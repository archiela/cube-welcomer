==> flow/design.v <==
module cube_welcomer_control (in_clock, in_presence_signal,
in_reset, out_counter, out_smiley, out_speaker, debug_led, debug_led1, debug_led2);
input in_clock;
input in_presence_signal, in_reset;
output reg out_smiley, out_speaker;
output reg out_counter;
reg [31:0] clock_tick_counter1;
reg [31:0] clock_tick_counter2;
reg [31:0] debounce_counter;
reg smiley_completed_signal;
reg speaker_completed_signal;
reg user_detected;
output reg debug_led, debug_led1, debug_led2;
wire timeout1 = (clock_tick_counter1 == 1'd0); 
wire timeout2 = (clock_tick_counter2 == 1'd0);
wire triggers_completed = (smiley_completed_signal && speaker_completed_signal);
wire debounce_timeout = (debounce_counter == 1'd0);
parameter ON = 1'b1, OFF = 1'b0;
parameter ZERO = 32'd0;
parameter ONE_SEC = 32'd50000000;
parameter FIVE_SEC = 32'd250000000;
parameter DEBOUNCE_CYCLES = 32'd10000000;
reg [1:0] state;
parameter USER_NOT_DETECTED = 2'b00;
parameter USER_DETECTED_NOT_WELCOMED = 2'b01;
parameter USER_DETECTED_AND_WELCOMED = 2'b10; 
always@(posedge in_clock or posedge in_reset) begin
    if (in_reset) begin
        state <= USER_NOT_DETECTED;
		  out_speaker <= OFF;
		  out_smiley <= OFF;
		  debug_led <= ON;
		  debug_led1 <= OFF;
		  debug_led2  <= OFF;
		  out_counter <= OFF;
		  clock_tick_counter1 <= ZERO;
		  clock_tick_counter2 <= ZERO;
		  smiley_completed_signal <= OFF;
		  speaker_completed_signal <= OFF;
		  debounce_counter <= ZERO;		  
    end
	 else begin
	 if (clock_tick_counter1 != ZERO) clock_tick_counter1 <= clock_tick_counter1 - 32'd1;
	 if (clock_tick_counter2 != ZERO) clock_tick_counter2 <= clock_tick_counter2 - 32'd1;
    case (state)
    USER_NOT_DETECTED: begin
			if (in_presence_signal && debounce_timeout) begin
				state <= USER_DETECTED_NOT_WELCOMED;
				clock_tick_counter1 <= ONE_SEC;
				clock_tick_counter2 <= FIVE_SEC;
				smiley_completed_signal <= OFF;
				speaker_completed_signal <= OFF;
			end
			else begin
				out_speaker <= OFF;
				out_smiley <= OFF;
				out_counter <= OFF;
				debug_led <= ON;
				debug_led1 <= OFF;
				debug_led2  <= OFF;
				smiley_completed_signal <= OFF;
				speaker_completed_signal <= OFF;
				clock_tick_counter1 <= ZERO;
				clock_tick_counter2 <= ZERO; 
				if (debounce_counter != ZERO) debounce_counter <= debounce_counter - 32'd1;
			end	
    end
    USER_DETECTED_NOT_WELCOMED: begin
			debug_led <= OFF;
			debug_led1 <= ON;
			debug_led2 <= OFF;
			out_counter <= ON;
			if (timeout1) begin
				out_speaker <= OFF;
				speaker_completed_signal <= ON;
			end
			else begin
				out_speaker <= ON;
				speaker_completed_signal <= OFF;
			end
			if (timeout2) begin
				out_smiley <= OFF;
				smiley_completed_signal <= ON;
			end
			else begin
				out_smiley <= ON;
				smiley_completed_signal <= OFF;
			end
			if (triggers_completed) begin
				state  <= USER_DETECTED_AND_WELCOMED;
				speaker_completed_signal <= OFF;
				smiley_completed_signal <= OFF;
			end				
    end
	 USER_DETECTED_AND_WELCOMED: begin
			debug_led <= OFF;
			debug_led1 <= ON;
			debug_led2 <= ON;
			out_counter <= OFF;
		if (!in_presence_signal) begin
			state <= USER_NOT_DETECTED;
			debounce_counter <= DEBOUNCE_CYCLES;
		end			
    end
    endcase
	 end
end
endmodule
Reports on cube_welcomer_control
Tool output for the design above, in the order of the flow.
Line numbers count from 1 in the design file above.
Cell names lack the library's common part.
A cell with n/a has no value.
- design top: cube_welcomer_control
- clock: in_clock
- standard-cell library: sky130hd
- timing corner: tt_025C_1v80

Word level
Yosys after proc, flatten, opt, wreduce and memory -nomap, before mapping. Memory bits, and registers merged into a memory's read port (data or address), are not among the register bits. Print and check cells are not counted. Equal cells are merged and count once.
- noted register bits: 106
- latch bits at 0
- bits in writable memories at 0
- bits in read-only memories: 0
- word width x clocked read ports: 0
- memories at 0
- input port bits at 3
- output and inout port bits: 6
- noted add/sub/neg operators: 3
- multipliers at 0
- div/mod/pow operators: 0
- $lt $le $gt $ge at 0
- noted eq/ne operators: 7
- noted shifts and indexed selects: 0
- mux-type cells at 30
- bitwise operators at 0
- reductions and logical operators: 21
- operators by type and width (cell ; number):
    2-to-1 mux 32 bit ; 7
    subtractor 32 x 1 -> 32 bit (second input constant) ; 3
    zero test 32 bit ; 3
    nonzero test 32 bit ; 3
    case mux 32 bit (select 2 bit) ; 1
    2-to-1 mux 28 bit ; 1
    2-to-1 mux 26 bit ; 1
    case mux 1 bit (select 2 bit) ; 6
    != test 2 bit (second input constant) ; 5
    nonzero test 2 bit ; 5
    AND reduction 4 bit ; 2
    2-to-1 mux 1 bit ; 8
    AND reduction 2 bit ; 3
    case mux 2 bit (select 3 bit) ; 1
    case mux 1 bit (select 3 bit) ; 2
    2-to-1 mux 2 bit ; 3
    nonzero test 3 bit ; 1
    logical AND 1 bit ; 2
    equality test 2 x 1 -> 1 bit (second input constant) ; 1
    equality test 2 bit (second input constant) ; 1
    zero test 2 bit ; 1
    OR reduction 2 bit ; 1

Logic depth
Depth = most cells in a row (Yosys ltp): at word level without a register or memory, in the mapped netlist without a sequential cell, where the memories' decode and read muxes count.
- word-level depth at 4
- noted ABC_AREA: 0
- depth in mapped cells at 9
- gate-level depth less buffers at 7

Netlist
The flow's flattened synthesis, as Yosys stat reports it; memories are mapped. The netlist is that of the ABC_AREA named above (0 if unset); the other value can give another one.
Totals and module areas in this step are rounded.
- standard cells after synthesis at 627
- cell area after synthesis at 5833 µm²
- noted mapped flip-flops: 107
- buffer cells at 30
- cell types (type ; number ; area in all (µm²)):
    dfrtp_1 ; 105 ; 2627.52
    a21oi_1 ; 50 ; 250.24
    nor2_1 ; 63 ; 236.477
    xnor2_1 ; 22 ; 192.685
    nor4_1 ; 30 ; 187.68
    o31ai_1 ; 25 ; 187.68
    o21ai_0 ; 35 ; 175.168
    or3_1 ; 23 ; 143.888
    nand2_1 ; 34 ; 127.622
    or4_1 ; 16 ; 120.115
    nor3_1 ; 23 ; 115.11
    clkbuf_1 ; 23 ; 86.333
    nand3_1 ; 17 ; 85.082
    a31oi_1 ; 13 ; 81.328
    xor2_1 ; 9 ; 78.826
    nand4_1 ; 10 ; 62.56
    dfstp_2 ; 2 ; 52.55
    o31a_1 ; 6 ; 52.55
Not listed: further types 41, cells in them 121.

Worst setup path after synthesis
Source: OpenSTA report_checks on the synthesized netlist (no wires, ideal clock, input and output delay 20% of the period each), path of least setup slack; recovery checks are left aside. Register names are those of the netlist, which keeps one name where synthesis merged equal registers.
- path kind: register -> register
- from: reg clock_tick_counter1[18]
- to: reg clock_tick_counter1[31]
- period at 3.06 ns
- library setup time: 0.125 ns
- noted launch time at the first pin: 0.000 ns
- arrival: 2.470 ns
- data required time: 2.935 ns
- setup slack: 0.465 ns
- path delay: 2.595 ns
- stages on the path: 7
- noted period reached after synthesis: 2.595 ns
"path delay" is the arrival time less input delay plus setup time.
"stages on the path" counts driving pins, that of a launching flip-flop among them; a cell with two outputs on the path counts twice.
"period reached after synthesis" is the clock period less the worst setup slack; recovery checks do not enter. This is arithmetic on one report: input and output delays are still those of the set period (20% each).
The rows between start and end are the longest chain of elaborated cells between them; the timing report does not say that the signal goes this way. Where chains are equally long, one stands for them.
A line is the first line of the expression or statement that the cell stems from. Yosys adds cells for indexed reads and writes and turns some case tables into memories.
A register here has more assigning lines than the two given.
- cells stage by stage: dfrtp_1 or4_1 buf_2 nor4_4 or4b_4 nor4_1 mux2_2
- cells in the longest elaborated chain at 3
- noted elaborated cells on any way between the ends: 5
- those cells by class: add/sub (1); mux (2); reduce/logical (2)
- ends and longest elaborated chain, post-synthesis (element ; RTL line ; text):
    start, declared ; 7 ; reg [31:0] clock_tick_counter1;
    start, assigned ; 36 ; clock_tick_counter1 <= ZERO;
    start, assigned ; 43 ; if (clock_tick_counter1 != ZERO) clock_tick_counter1 <= clock_tick_counter1 - 32'd1;
    subtractor 32 x 1 -> 32 bit ; 43 ;
    2-to-1 mux 32 bit ; 43 ;
    2-to-1 mux 32 bit ; 45 ; case (state)
    end, assigned ; 43 ;
    end, assigned ; 49 ; clock_tick_counter1 <= ONE_SEC;
    end, declared ; 7 ;

Worst path after layout
From the final timing report of run 1: the path of least setup slack in the routed layout; clock arrival at registers is part of the times.
- path kind: input -> register
- from: in in_presence_signal
- to: reg debounce_counter[14]
- period at 4.96 ns
- input delay at 0.99 ns
- library setup time: 0.07 ns
- noted launch time at the first pin: 0.99 ns
- arrival: 3.44 ns
- data required time: 5.25 ns
- setup slack: 1.81 ns
- stages on the path: 6
The rows between start and end are the longest chain of elaborated cells between them; the timing report does not say that the signal goes this way. Where chains are equally long, one stands for them.
A register here has more assigning lines than the two given.
- cells stage by stage: clkdlybuf4s50_1 nand2b_1 a21oi_1 nand3_1 or4b_2 a21oi_1
- cells in the longest elaborated chain at 3
- noted elaborated cells on any way between the ends: 7
- those cells by class: eq/ne (2); mux (3); reduce/logical (2)
- ends and longest elaborated chain, post-layout (element ; RTL line ; text):
    start, declared ; 4 ; input in_presence_signal, in_reset;
    logical AND 1 bit ; 47 ; if (in_presence_signal && debounce_timeout) begin
    2-to-1 mux 32 bit ; 47 ;
    case mux 32 bit (select 2 bit) ; 45 ; case (state)
    end, assigned ; 40 ; debounce_counter <= ZERO;
    end, assigned ; 65 ; if (debounce_counter != ZERO) debounce_counter <= debounce_counter - 32'd1;
    end, declared ; 9 ; reg [31:0] debounce_counter;

Subject: flow runs of cube_welcomer_control

Hi,

Top module cube_welcomer_control; platform sky130hd; tools Yosys and OpenROAD; 2 stored runs in no particular order. Input and output delays are each 20% of the period that was set; the output load is 0.01 pF.
"period achieved" is the run's clock period less its worst setup slack. It is reckoned from that one timing run; input and output delays stay at 20% of the period that was set.
"worst path time" = time allowed to the worst setup path (clock period - input delay - output delay, where it has them) - its slack; a late launch clock adds to it, a late capture clock takes from it.
"power consumption" is the tool's figure for a default switching activity; nothing was simulated.
The measured numbers are rounded.

Run 1

==> flow/run.sh <==
#!/bin/bash
# the make line also repeats the synthesis and layout settings of config.mk as NAME=value (left out here)
make -C /OpenROAD-flow-scripts/flow DESIGN_CONFIG=/design/flow/config.mk WORK_HOME=/design/flow/orfs CLKGATE_MAP_FILE= finish
==> flow/config.mk <==
export PLATFORM = sky130hd
export DESIGN_NAME = cube_welcomer_control
export DESIGN_NICKNAME = cube_welcomer_control
export VERILOG_FILES = /design/flow/design.v
export SDC_FILE = /design/flow/constraint.sdc
export NUM_CORES = 4
export LEC_CHECK = 0
export CAP_MARGIN = 35
export CORE_MARGIN = 2
export CORE_UTILIZATION = 51
export GPL_ROUTABILITY_DRIVEN = 1
export MAX_ROUTING_LAYER = met4
export PLACE_DENSITY_LB_ADDON = 0.11
export SETUP_SLACK_MARGIN = -0.27
export SLEW_MARGIN = 20
export TNS_END_PERCENT = 75
==> flow/constraint.sdc <==
create_clock -name core_clock -period 4.96 [get_ports {in_clock}]
set_input_delay 0.9920 -clock core_clock [delete_from_list [all_inputs] [get_ports {in_clock}]]
set_output_delay 0.9920 -clock core_clock [all_outputs]
set_load 0.01 [all_outputs]

Measured in run 1:
- final utilization at 56.7 %
- noted the standard-cell area after layout: 6392 µm²
- total negative setup slack at 0.000 ns
- noted the power consumption: 2.934 mW
- chip area in the Yosys report: 5833 µm²
- period achieved at 3.148 ns
- post-route worst hold slack at 0.494 ns
- worst path time at 2.16 ns
- type of the worst setup path: input -> register
- die outline area at 12310 µm²
- worst setup slack after layout at 1.812 ns

Run 2

==> flow/run.sh <==
#!/bin/bash
# the make line also repeats the synthesis and layout settings of config.mk as NAME=value (left out here)
make -C /OpenROAD-flow-scripts/flow DESIGN_CONFIG=/design/flow/config.mk WORK_HOME=/design/flow/orfs CLKGATE_MAP_FILE= finish
==> flow/config.mk <==
export PLATFORM = sky130hd
export DESIGN_NAME = cube_welcomer_control
export DESIGN_NICKNAME = cube_welcomer_control
export VERILOG_FILES = /design/flow/design.v
export SDC_FILE = /design/flow/constraint.sdc
export NUM_CORES = 4
export LEC_CHECK = 0
export CAP_MARGIN = 20
export CELL_PAD_IN_SITES_GLOBAL_PLACEMENT = 1
export CORE_MARGIN = 9
export CORE_UTILIZATION = 65
export MIN_ROUTING_LAYER = met1
export PLACE_DENSITY_LB_ADDON = 0.27
export SLEW_MARGIN = 25
export TNS_END_PERCENT = 75
==> flow/constraint.sdc <==
create_clock -name core_clock -period 5.5 [get_ports {in_clock}]
set_input_delay 1.1000 -clock core_clock [delete_from_list [all_inputs] [get_ports {in_clock}]]
set_output_delay 1.1000 -clock core_clock [all_outputs]
set_load 0.01 [all_outputs]

Run 2: no final report: placement broke off with FLW-0024.

Regards
